==> flow/design.v <==
`timescale 1ns / 1ps
module grupaa(
	input iCLK,
	input iRST,
	input iEN,
	input [2:0] iDEC,
	output oGREAT,
	output [3:0] oCNTP,
	output [3:0] oCNTN
    );
	reg [7:0] sDEC;
	reg [7:0] sREG;
	reg [7:0] sSHIFT;
	reg oGREAT_temp;
	reg sENP;
	reg sENN;
	reg [3:0] oCNTP_temp;
	reg [3:0] oCNTN_temp;
	always @(iDEC) begin
		if(iDEC == 3'b000) begin
			sDEC = 8'b00000001; 
		end
		else if(iDEC == 3'b001) begin
			sDEC = 8'b00000010; 
		end
		else if(iDEC == 3'b010) begin
			sDEC = 8'b00000100; 
		end
		else if(iDEC == 3'b011) begin
			sDEC = 8'b00001000; 
		end
		else if(iDEC == 3'b100) begin
			sDEC = 8'b00010000; 
		end
		else if(iDEC == 3'b101) begin
			sDEC = 8'b00100000; 
		end
		else if(iDEC == 3'b110) begin
			sDEC = 8'b01000000; 
		end
		else begin
			sDEC = 8'b10000000; 
		end
	end
	always @(posedge iCLK, posedge iRST) begin
		if (iRST == 1) begin
			sREG <= 0;
		end
		else begin
			sREG <= sDEC;
		end
	end
	always @(sREG) begin
		sSHIFT = {sREG[7], sREG[7], sREG[7], sREG[6:2]};
	end
	always @(sSHIFT) begin
		if (sSHIFT > 3) begin
			oGREAT_temp = 1'b1;
		end
		else begin
			oGREAT_temp = 1'b0;
		end
	end
	always @(sREG) begin
		if (sREG[0] == 1'b0) begin
			sENP = 1;
			sENN = 0;
		end
		else begin
			sENN = 1;
			sENP = 0;
		end
	end
	always @(posedge iCLK, posedge iRST) begin
		if(iRST == 1) begin
			oCNTP_temp <= 0;
		end
		else begin
			if(sENP == 1) begin
				oCNTP_temp <= oCNTP_temp + 1;
			end
		end
	end
	always @(posedge iCLK, posedge iRST) begin
		if(iRST == 1) begin
			oCNTN_temp <= 0;
		end
		else begin
			if(sENN == 1) begin
				oCNTN_temp <= oCNTN_temp + 1;
			end
		end
	end
	assign oGREAT = oGREAT_temp;
	assign oCNTP = oCNTP_temp;
	assign oCNTN = oCNTN_temp;
endmodule
### Tool chain data of grupaa

Tool output for the design above, in the order of the flow.
Lines are those of the file above, counted from 1.
Operators carry their Yosys type and port widths (W data, S select, Z words).
Library cell names are shortened.
A cell with -- has no value.

| design | value |
|---|---|
| design top | grupaa |
| clock port | iCLK |
| library | sky130hd |
| timing corner | tt_025C_1v80 |

### Word-level counts

Source: Yosys, flattened and elaborated, memories not mapped. Widths are those after wreduce; folded enables and synchronous resets count as part of the registers. Registers that Yosys merges into a memory's read port (data or address) are not register bits. Print and check cells do not count. Equal cells are merged and count once.

| bit counts | value |
|---|---|
| register bits after elaboration | 16 |
| bits in latches | 0 |
| memory bits (writable) | 0 |
| memory bits (read-only) | 0 |
| clocked read ports x word width | 0 |
| memories | 0 |
| output and inout port bits | 9 |
| cells after elaboration | 21 |

| cells by class | value |
|---|---|
| add/sub/neg operators | 2 |
| multiply operators | 0 |
| divide/modulo/power cells | 0 |
| order comparisons | 1 |
| eq/ne operators | 6 |
| shift operators | 0 |
| multiplexer cells | 8 |
| bitwise gates (word level) | 0 |
| reductions and logical operators | 1 |

Operators with widths:

| operator | number |
|---|---|
| $mux W8 | 7 |
| $eq A3 B3 Y1 const B | 3 |
| $add A4 B1 Y4 const B | 2 |
| $gt A8 B2 Y1 const B | 1 |
| $eq A3 B2 Y1 const B | 2 |
| $eq A3 B1 Y1 const B | 1 |
| $logic_not A3 Y1 | 1 |
| $mux W1 | 1 |

### Depth

Yosys ltp: most cells in a row. Word level: on the elaborated netlist, between registers, memories and ports. Mapped: between sequential cells and ports; inverters and the memories' decode and read muxes count.

| logic depth | value |
|---|---|
| word-level depth | 8 |
| ABC_AREA | 1 |
| depth in mapped cells | 6 |
| gate-level depth less buffers | 6 |

### After synthesis

Yosys stat after the flow's synthesis: flattened, memories mapped to cells. It holds for the ABC_AREA given above (unset counts as 0); a run with the other value may have another netlist.

| synthesis totals | value |
|---|---|
| mapped cells | 61 |
| chip area (Yosys) | 566.8 um^2 |
| sequential area | 325.3 um^2 |
| flip-flop cells | 13 |
| buffers | 1 |

Cell types:

| cell type | number |
|---|---|
| dfrtp_1 | 13 |
| nand2_1 | 13 |
| inv_1 | 11 |
| nor3_1 | 6 |
| nor2_1 | 7 |
| xor2_1 | 3 |
| ha_1 | 2 |
| nand2_2 | 2 |
| buf_6 | 1 |
| nor2_4 | 1 |
| nand3_1 | 1 |
| inv_2 | 1 |

### Timing after synthesis

OpenSTA on the mapped netlist: ideal clock, no wires. The path of least setup slack (recovery checks aside). Input and output delay are each 20% of the period. Register names are those of the netlist, which keeps one name where synthesis merged equal registers.

| timing after synthesis | value |
|---|---|
| path kind | reg-to-reg |
| start | register oCNTN_temp[0] |
| end | register oCNTN_temp[2] |
| clock period | 1720 ps |
| launch time at the first pin | 0 ps |
| data arrival time | 885 ps |
| data required time | 1602 ps |
| slack | 716 ps |
| delay of the path | 1003 ps |
| driving pins on the path | 5 |
| synthesis period reached | 1004 ps |

"delay of the path" = arrival - input delay + setup time.
"driving pins on the path" counts driving pins, that of a launching flip-flop among them; a cell with two outputs on the path counts twice.
"synthesis period reached" = period - worst setup slack (recovery checks aside). The figure is calculated, with input and output delays left at 20% of the set period.
The rows between start and end are the longest chain of elaborated cells between them; the timing report does not say that the signal goes this way. Where chains are equally long, one stands for them.
Each line given opens the expression or statement behind the cell; cells for indexed reads and writes are added by Yosys, which also makes memories of some case tables.

| on the way, after synthesis | value |
|---|---|
| cells stage by stage | dfrtp_1 ha_1 nand2_1 xor2_1 inv_1 |
| length of the longest elaborated chain | 1 |
| elaborated cells on any way between the ends | 1 |
| source lines of those cells | 1 |
| those cells by class | add/sub: 1 |

Ends and longest elaborated chain, after synthesis:

| element | line | text |
|---|---|---|
| start, declared | 18 | `reg [3:0] oCNTN_temp;` |
| start, assigned | 86 | `oCNTN_temp <= 0;` |
| start, assigned | 90 | `oCNTN_temp <= oCNTN_temp + 1;` |
| $add A4 B1 Y4 | 90 |  |
| end, assigned | 86 |  |
| end, assigned | 90 |  |
| end, declared | 18 |  |

### Worst path after layout

Path of least setup slack in the final report of flow run 1 (OpenROAD, finished layout, wires in). Where an end is a register, its clock arrival counts in the times.
The report prints the path's times to 10 ps; the period is as set.

| timing after layout | value |
|---|---|
| path kind | reg-to-output |
| start | register oCNTN_temp[0] |
| end | output oCNTN[0] |
| clock period | 1790 ps |
| external output delay | 360 ps |
| launch time at the first pin | 270 ps |
| data arrival time | 1270 ps |
| data required time | 1430 ps |
| slack | 160 ps |
| driving pins on the path | 2 |

| on the way, after layout | value |
|---|---|
| cells stage by stage | dfrtp_1 clkdlybuf4s50_1 |
| length of the longest elaborated chain | 0 |
| elaborated cells on any way between the ends | 0 |
| source lines of those cells | 0 |

Ends and longest elaborated chain, after layout:

| element | line | text |
|---|---|---|
| start, declared | 18 | `reg [3:0] oCNTN_temp;` |
| start, assigned | 86 | `oCNTN_temp <= 0;` |
| start, assigned | 90 | `oCNTN_temp <= oCNTN_temp + 1;` |
| end, declared | 9 | `output [3:0] oCNTN` |

Measured results for grupaa: 2 stored runs of the Yosys and OpenROAD flow on sky130hd. The settings differ; the order carries no meaning. The constraints put input and output delay at 20% of the set period each and load the outputs with 0.01 pF.
By "period reached" is meant the clock period of the run minus its worst setup slack. This is arithmetic on one report: input and output delays are still those of the set period (20% each).
By "allowed time less slack (worst setup path)" is meant the share of the clock period that the worst setup path is allowed (20% is reserved at inputs, 20% at outputs), minus its slack. Clock arrival times at its registers enter into it.
"power consumption": no workload was simulated; the value follows from the tool's default switching activity.
"allowed time less slack (worst setup path)" is given in steps of 10 ps.

## Flow run 1

==> flow/run.sh <==
#!/bin/bash
# the make line also repeats the synthesis and layout settings of config.mk as NAME=value (left out here)
make -C /OpenROAD-flow-scripts/flow DESIGN_CONFIG=/design/flow/config.mk WORK_HOME=/design/flow/orfs CLKGATE_MAP_FILE= finish
==> flow/config.mk <==
export PLATFORM = sky130hd
export DESIGN_NAME = grupaa
export DESIGN_NICKNAME = grupaa
export VERILOG_FILES = /design/flow/design.v
export SDC_FILE = /design/flow/constraint.sdc
export NUM_CORES = 4
export LEC_CHECK = 0
export ABC_AREA = 1
export CAP_MARGIN = 20
export CELL_PAD_IN_SITES_DETAIL_PLACEMENT = 1
export CELL_PAD_IN_SITES_GLOBAL_PLACEMENT = 3
export CORE_MARGIN = 2
export CORE_UTILIZATION = 27
export CTS_CLUSTER_DIAMETER = 400
export HOLD_SLACK_MARGIN = -0.05
export MIN_ROUTING_LAYER = met2
export PLACE_DENSITY_LB_ADDON = 0.13
export SETUP_SLACK_MARGIN = -0.15
export SLEW_MARGIN = 20
==> flow/constraint.sdc <==
create_clock -name core_clock -period 1.79 [get_ports {iCLK}]
set_input_delay 0.3580 -clock core_clock [delete_from_list [all_inputs] [get_ports {iCLK}]]
set_output_delay 0.3580 -clock core_clock [all_outputs]
set_load 0.01 [all_outputs]

| result of flow run 1 | value |
|---|---|
| power consumption | 1062 µW |
| total negative slack on setup checks | 0 ps |
| setup slack of the worst path | 158 ps |
| allowed time less slack (worst setup path) | 1270 ps |
| worst path kind | reg-to-output |
| utilization after layout | 0.38 |
| die area | 2481.5 um^2 |
| post-synthesis cell area | 566.8 um^2 |
| std-cell area (final layout) | 745.7 um^2 |
| period reached | 1632 ps |

## Flow run 2

==> flow/run.sh <==
#!/bin/bash
# the make line also repeats the synthesis and layout settings of config.mk as NAME=value (left out here)
make -C /OpenROAD-flow-scripts/flow DESIGN_CONFIG=/design/flow/config.mk WORK_HOME=/design/flow/orfs CLKGATE_MAP_FILE= finish
==> flow/config.mk <==
export PLATFORM = sky130hd
export DESIGN_NAME = grupaa
export DESIGN_NICKNAME = grupaa
export VERILOG_FILES = /design/flow/design.v
export SDC_FILE = /design/flow/constraint.sdc
export NUM_CORES = 4
export LEC_CHECK = 0
export CAP_MARGIN = 20
export CELL_PAD_IN_SITES_DETAIL_PLACEMENT = 0
export CORE_MARGIN = 2
export CORE_UTILIZATION = 64
export CTS_CLUSTER_DIAMETER = 295
export CTS_CLUSTER_SIZE = 35
export GPL_ROUTABILITY_DRIVEN = 0
export PLACE_DENSITY_LB_ADDON = 0.13
export SETUP_SLACK_MARGIN = -0.07
export SLEW_MARGIN = 5
==> flow/constraint.sdc <==
create_clock -name core_clock -period 1.18 [get_ports {iCLK}]
set_input_delay 0.2360 -clock core_clock [delete_from_list [all_inputs] [get_ports {iCLK}]]
set_output_delay 0.2360 -clock core_clock [all_outputs]
set_load 0.01 [all_outputs]

Flow run 2: not finished: floorplanning ended with error PDN-0185
